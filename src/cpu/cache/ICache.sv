==> flow/design.v <==
parameter int TAGMSB = 19;  
parameter int TAGLSB = 6;  
parameter int NUM_CACHE_BLOCKS = 4;  
parameter int CACHE_BLOCK_SIZE = 128;   
parameter int NUM_MEM_BLOCKS = 1024;  
parameter int MEM_BLOCK_SIZE = 128;   
parameter int NUM_PA_BITS = 10;  
module ICache(
    input  logic         clock,
    input  logic         reset,
    input  logic [31:0]  addr_in,
    output logic [31:0]  data_out,
    output logic         iCache_stall,
    output logic [31:0]  mem_addr,
    input  logic [127:0] mem_dataOut
);
    typedef enum logic [1:0] {
        RESET_STATE, 
        IDLE,        
        MISS          
    } cache_state_e;
    cache_state_e state, next_state;
    logic [1:0]  index;
    logic [27:0] tag_in; 
    logic [1:0]  offset;
    logic         validMem [3:0];
    logic [27:0]  tagMem   [3:0];
    logic [127:0] dataMem  [3:0];
    logic [2:0] miss_wait_counter;
    assign offset  = addr_in[1:0];    
    assign index   = addr_in[3:2];    
    assign tag_in  = addr_in[31:4];   
    assign mem_addr = addr_in & 32'hFFFFFFFC;
    logic hit;
    assign hit = validMem[index] && (tagMem[index] == tag_in);
    always_comb begin
        unique case (state)
            RESET_STATE:  iCache_stall = 1;       
            IDLE:         iCache_stall = !hit;    
            MISS:         iCache_stall = 1;       
            default:      iCache_stall = 1;
        endcase
    end
    always_comb begin
        next_state = state; 
        case (state)
            RESET_STATE: begin
                next_state = IDLE;
            end
            IDLE: begin
                if (!hit) begin
                    next_state = MISS;
                end
            end
            MISS: begin
                if (miss_wait_counter == 0)
                    next_state = IDLE;
            end
        endcase
    end
    always_ff @(posedge clock or posedge reset) begin
        if (reset) begin
            validMem[0] <= 0;
            validMem[1] <= 0;
            validMem[2] <= 0;
            validMem[3] <= 0;
            tagMem[0] <= '0;
            tagMem[1] <= '0;
            tagMem[2] <= '0;
            tagMem[3] <= '0;
            dataMem[0] <= '0;
            dataMem[1] <= '0;
            dataMem[2] <= '0;
            dataMem[3] <= '0;
            miss_wait_counter <= 0;
            state <= RESET_STATE;
        end
        else begin
            state <= next_state;  
            case (next_state)
                IDLE: begin
                    miss_wait_counter <= 0;
                end
                MISS: begin
                    if (state != MISS) begin
                        miss_wait_counter <= 2;
                    end
                    else if (miss_wait_counter > 0) begin
                        miss_wait_counter <= miss_wait_counter - 1;
                        if (miss_wait_counter == 1) begin
                            dataMem[index]  <= mem_dataOut;
                            tagMem[index]   <= tag_in;
                            validMem[index] <= 1'b1;
                        end
                    end
                end
                default: ;
            endcase
        end
    end
    always_comb begin
        if ((state == IDLE) && hit) begin
            unique case (offset)
                2'd0: data_out = dataMem[index][127 : 96];
                2'd1: data_out = dataMem[index][95  : 64];
                2'd2: data_out = dataMem[index][63  : 32];
                2'd3: data_out = dataMem[index][31  :  0];
            endcase
        end
        else begin
            data_out = 32'h00000000;
        end
    end
endmodule
### Reports on ICache

The steps from the RTL of ICache to its reports follow in flow order.
Line numbers count from 1 in the design file above.
A cell with - has no value.

* top module: ICache
* clock: clock
* cell library: sky130hd
* corner: tt_025C_1v80

### Word-level counts

Yosys after proc, flatten, opt, wreduce and memory -nomap, before mapping. Print and check cells are not counted. Equal cells are merged and count once.

* bits in registers: 633
* cells after elaboration: 56

* $add $sub $neg: 1
* bitwise logic cells: 1
* magnitude comparators: 1
* reductions and logical operators: 13
* eq/ne operators: 14
* mux-type cells: 12

Operator list (count)
* parallel mux 128 bit (select 4 bit): 1
* parallel mux 32 bit (select 4 bit): 1
* parallel mux 28 bit (select 4 bit): 1
* two-way mux 32 bit: 1
* equality test 28 bit: 1
* AND reduction 5 bit: 4
* equality test 2 bit (second input constant): 6
* equality test 2 x 1 -> 1 bit (second input constant): 4
* logical NOT 2 bit: 3
* parallel mux 3 bit (select 2 bit): 1
* parallel mux 2 bit (select 3 bit): 1
* two-way mux 3 bit: 2
* parallel mux 1 bit (select 4 bit): 1
* two-way mux 2 bit: 2
* subtractor 3 x 1 -> 3 bit (second input constant): 1
* > comparator 3 x 1 -> 1 bit (second input constant): 1
* equality test 3 x 1 -> 1 bit (second input constant): 1
* != test 3 bit (second input constant): 1
* logical NOT 3 bit: 1
* logical AND 1 bit: 2
* != test 2 bit (second input constant): 1
* AND reduction 2 bit: 1
* nonzero test 2 bit: 1
* NOT 1 bit: 1
* logical NOT 1 bit: 1
* two-way mux 1 bit: 1

### Longest topological paths

Longest topological path by Yosys (ltp), each cell counted once; first at word level (registers and memories cut), then after technology mapping (sequential cells cut; the memories' decode and read muxes count).

* depth in word-level cells: 9
* ABC_AREA: 0
* depth in mapped cells: 13

### Netlist

Source: synth_stat.txt of the flow (Yosys; design flattened, memories mapped). It holds for the ABC_AREA given above (unset counts as 0); a run with the other value may have another netlist.

Cells by type
* sky130_fd_sc_hd__dfrtp_1: count 633, total area 1.58E+04 um^2
* sky130_fd_sc_hd__mux2_2: count 622, total area 7E+03 um^2
* sky130_fd_sc_hd__mux4_2: count 174, total area 3.92E+03 um^2
* sky130_fd_sc_hd__mux2i_1: count 40, total area 400.384 um^2
* sky130_fd_sc_hd__buf_2: count 70, total area 350.336 um^2
* sky130_fd_sc_hd__buf_4: count 36, total area 270.259 um^2
* sky130_fd_sc_hd__nor2b_2: count 20, total area 175.168 um^2
* sky130_fd_sc_hd__nor2b_1: count 17, total area 106.352 um^2
* sky130_fd_sc_hd__xnor2_1: count 10, total area 87.584 um^2
* sky130_fd_sc_hd__buf_1: count 20, total area 75.072 um^2
* sky130_fd_sc_hd__clkbuf_1: count 20, total area 75.072 um^2
* sky130_fd_sc_hd__xor2_1: count 8, total area 70.067 um^2
* sky130_fd_sc_hd__buf_6: count 5, total area 56.304 um^2
* sky130_fd_sc_hd__nand2_1: count 15, total area 56.304 um^2
* sky130_fd_sc_hd__o21ai_0: count 10, total area 50.048 um^2
* sky130_fd_sc_hd__nor2_1: count 12, total area 45.043 um^2
* sky130_fd_sc_hd__ha_1: count 3, total area 37.536 um^2
* sky130_fd_sc_hd__o22ai_1: count 6, total area 37.536 um^2

Other cell types: 34; their cells: 67.

* flip-flop cells: 634
* cell count: 1788
* sequential part of the area: 15866.5 um^2
* synthesis area: 29146.7 um^2
* buffers: 151

### Timing after synthesis

OpenSTA on the mapped netlist: ideal clock, no wires. The path of least setup slack (recovery checks aside). Input and output delay are each 20% of the period. Register names are those of the netlist, which keeps one name where synthesis merged equal registers.

* path kind: input-to-output
* start: input addr_in[3]
* end: output data_out[3]
* arrival time: 3.205 ns
* input delay: 0.878 ns
* required time: 3.512 ns
* launch time at the first pin: 0.878 ns
* slack: 0.307 ns
* path delay: 2.327 ns
* driving pins on the path: 9
* external output delay: 0.878 ns
* period: 4.39 ns
* path buffers: 6
* period reached after synthesis: 4.083 ns

"path delay" = arrival - input delay + setup time.
A path that ends at an output port has no setup time.
"driving pins on the path" counts driving pins, that of a launching flip-flop among them; a cell with two outputs on the path counts twice.
"period reached after synthesis" is the clock period less the worst setup slack; recovery checks do not enter. This is arithmetic on one report: input and output delays are still those of the set period (20% each).
Between the ends stands the longest chain of elaborated cells between them, by number of cells; it is not shown to be the way that was timed. Of several equally long chains one is given.
A line is the first line of the expression or statement that the cell stems from. Yosys adds cells for indexed reads and writes and turns some case tables into memories.

* path through: sky130_fd_sc_hd__buf_2 sky130_fd_sc_hd__buf_2 sky130_fd_sc_hd__buf_2 sky130_fd_sc_hd__buf_2 sky130_fd_sc_hd__buf_2 sky130_fd_sc_hd__clkbuf_1 sky130_fd_sc_hd__mux4_2 sky130_fd_sc_hd__mux4_2 sky130_fd_sc_hd__and2b_1
* length of the longest elaborated chain: 6
* elaborated cells on any way between the ends: 12

Ends and longest elaborated chain, post-synthesis
* from (decl): RTL line 11 `input  logic [31:0]  addr_in,`
* equality test 2 bit: RTL line 35 `assign hit = validMem[index] && (tagMem[index] == tag_in);`
* parallel mux 28 bit (select 4 bit): RTL line 35
* equality test 28 bit: RTL line 35
* logical AND 1 bit: RTL line 35
* logical AND 1 bit: RTL line 102 `if ((state == IDLE) && hit) begin`
* two-way mux 32 bit: RTL line 102
* to (decl): RTL line 12 `output logic [31:0]  data_out,`

### Worst path after layout

From the final timing report of entry A: the path of least setup slack in the routed layout; clock arrival at registers is part of the times.

* path kind: input-to-output
* start: input addr_in[2]
* end: output data_out[16]
* arrival time: 4.14 ns
* slack: 0.69 ns
* driving pins on the path: 11
* launch time at the first pin: 1.21 ns
* input delay: 1.21 ns
* period: 6.04 ns
* external output delay: 1.21 ns
* required time: 4.83 ns
* path buffers: 4

Between the ends stands the longest chain of elaborated cells between them, by number of cells; it is not shown to be the way that was timed. Of several equally long chains one is given.

* path through: sky130_fd_sc_hd__buf_12 sky130_fd_sc_hd__mux4_2 sky130_fd_sc_hd__xor2_1 sky130_fd_sc_hd__nor4_2 sky130_fd_sc_hd__nand4_1 sky130_fd_sc_hd__a2111oi_4 sky130_fd_sc_hd__nand4_4 sky130_fd_sc_hd__buf_12 sky130_fd_sc_hd__buf_4 sky130_fd_sc_hd__nor2b_2 sky130_fd_sc_hd__clkdlybuf4s50_1
* length of the longest elaborated chain: 6
* elaborated cells on any way between the ends: 12

Ends and longest elaborated chain, post-layout
* from (decl): RTL line 11 `input  logic [31:0]  addr_in,`
* equality test 2 bit: RTL line 35 `assign hit = validMem[index] && (tagMem[index] == tag_in);`
* parallel mux 28 bit (select 4 bit): RTL line 35
* equality test 28 bit: RTL line 35
* logical AND 1 bit: RTL line 35
* logical AND 1 bit: RTL line 102 `if ((state == IDLE) && hit) begin`
* two-way mux 32 bit: RTL line 102
* to (decl): RTL line 12 `output logic [31:0]  data_out,`

--- measured runs ---
Top module ICache; platform sky130hd; tools Yosys and OpenROAD; 2 stored runs in no particular order. Input and output delays are each 20% of the period that was set; the output load is 0.01 pF.
"reached clock period" is the run's clock period less its worst setup slack. It is reckoned from that one timing run; input and output delays stay at 20% of the period that was set.
"time of the worst setup path" is the time allowed to the run's worst setup path (the clock period less input and output delay, where it has them) less its slack. Clock arrival times count: a late capture clock shortens it, a late launch clock lengthens it.
"total design power" is the tool's figure for a default switching activity; nothing was simulated.

### Entry A

Settings: `period_ns=6.04`, `CORE_UTILIZATION=32`, `SETUP_SLACK_MARGIN=0.7`, `PLACE_DENSITY=0.93`, `CORE_MARGIN=6`, `CTS_CLUSTER_SIZE=37`, `SLEW_MARGIN=25`, `CAP_MARGIN=20`

- Mapped cell area after synthesis: 29146.7 um^2
- Worst hold slack after layout: 0.474 ns
- Standard-cell area after routing: 35041.1 um^2
- Reached clock period: 5.350 ns
- Time of the worst setup path: 2.93 ns
- Type of the worst setup path: input-to-output
- Worst setup slack after layout: 0.690 ns
- Total design power: 13109 uW
- Final design utilization: 38.9%
- Area inside the die boundary: 98470.4 um^2

### Entry B

Settings: `period_ns=4.76`, `CORE_UTILIZATION=33`, `CAP_MARGIN=20`, `CORE_MARGIN=2`, `SLEW_MARGIN=20`

- Reached clock period: 4.596 ns
- Worst hold slack after layout: 0.466 ns
- Final design utilization: 40.7%
- Worst setup slack after layout: 0.164 ns
- Total design power: 16666 uW
- Standard-cell area after routing: 35451.5 um^2
- Mapped cell area after synthesis: 29146.7 um^2
- Time of the worst setup path: 2.69 ns
- Type of the worst setup path: input-to-output
- Area inside the die boundary: 90715.4 um^2
--- end ---
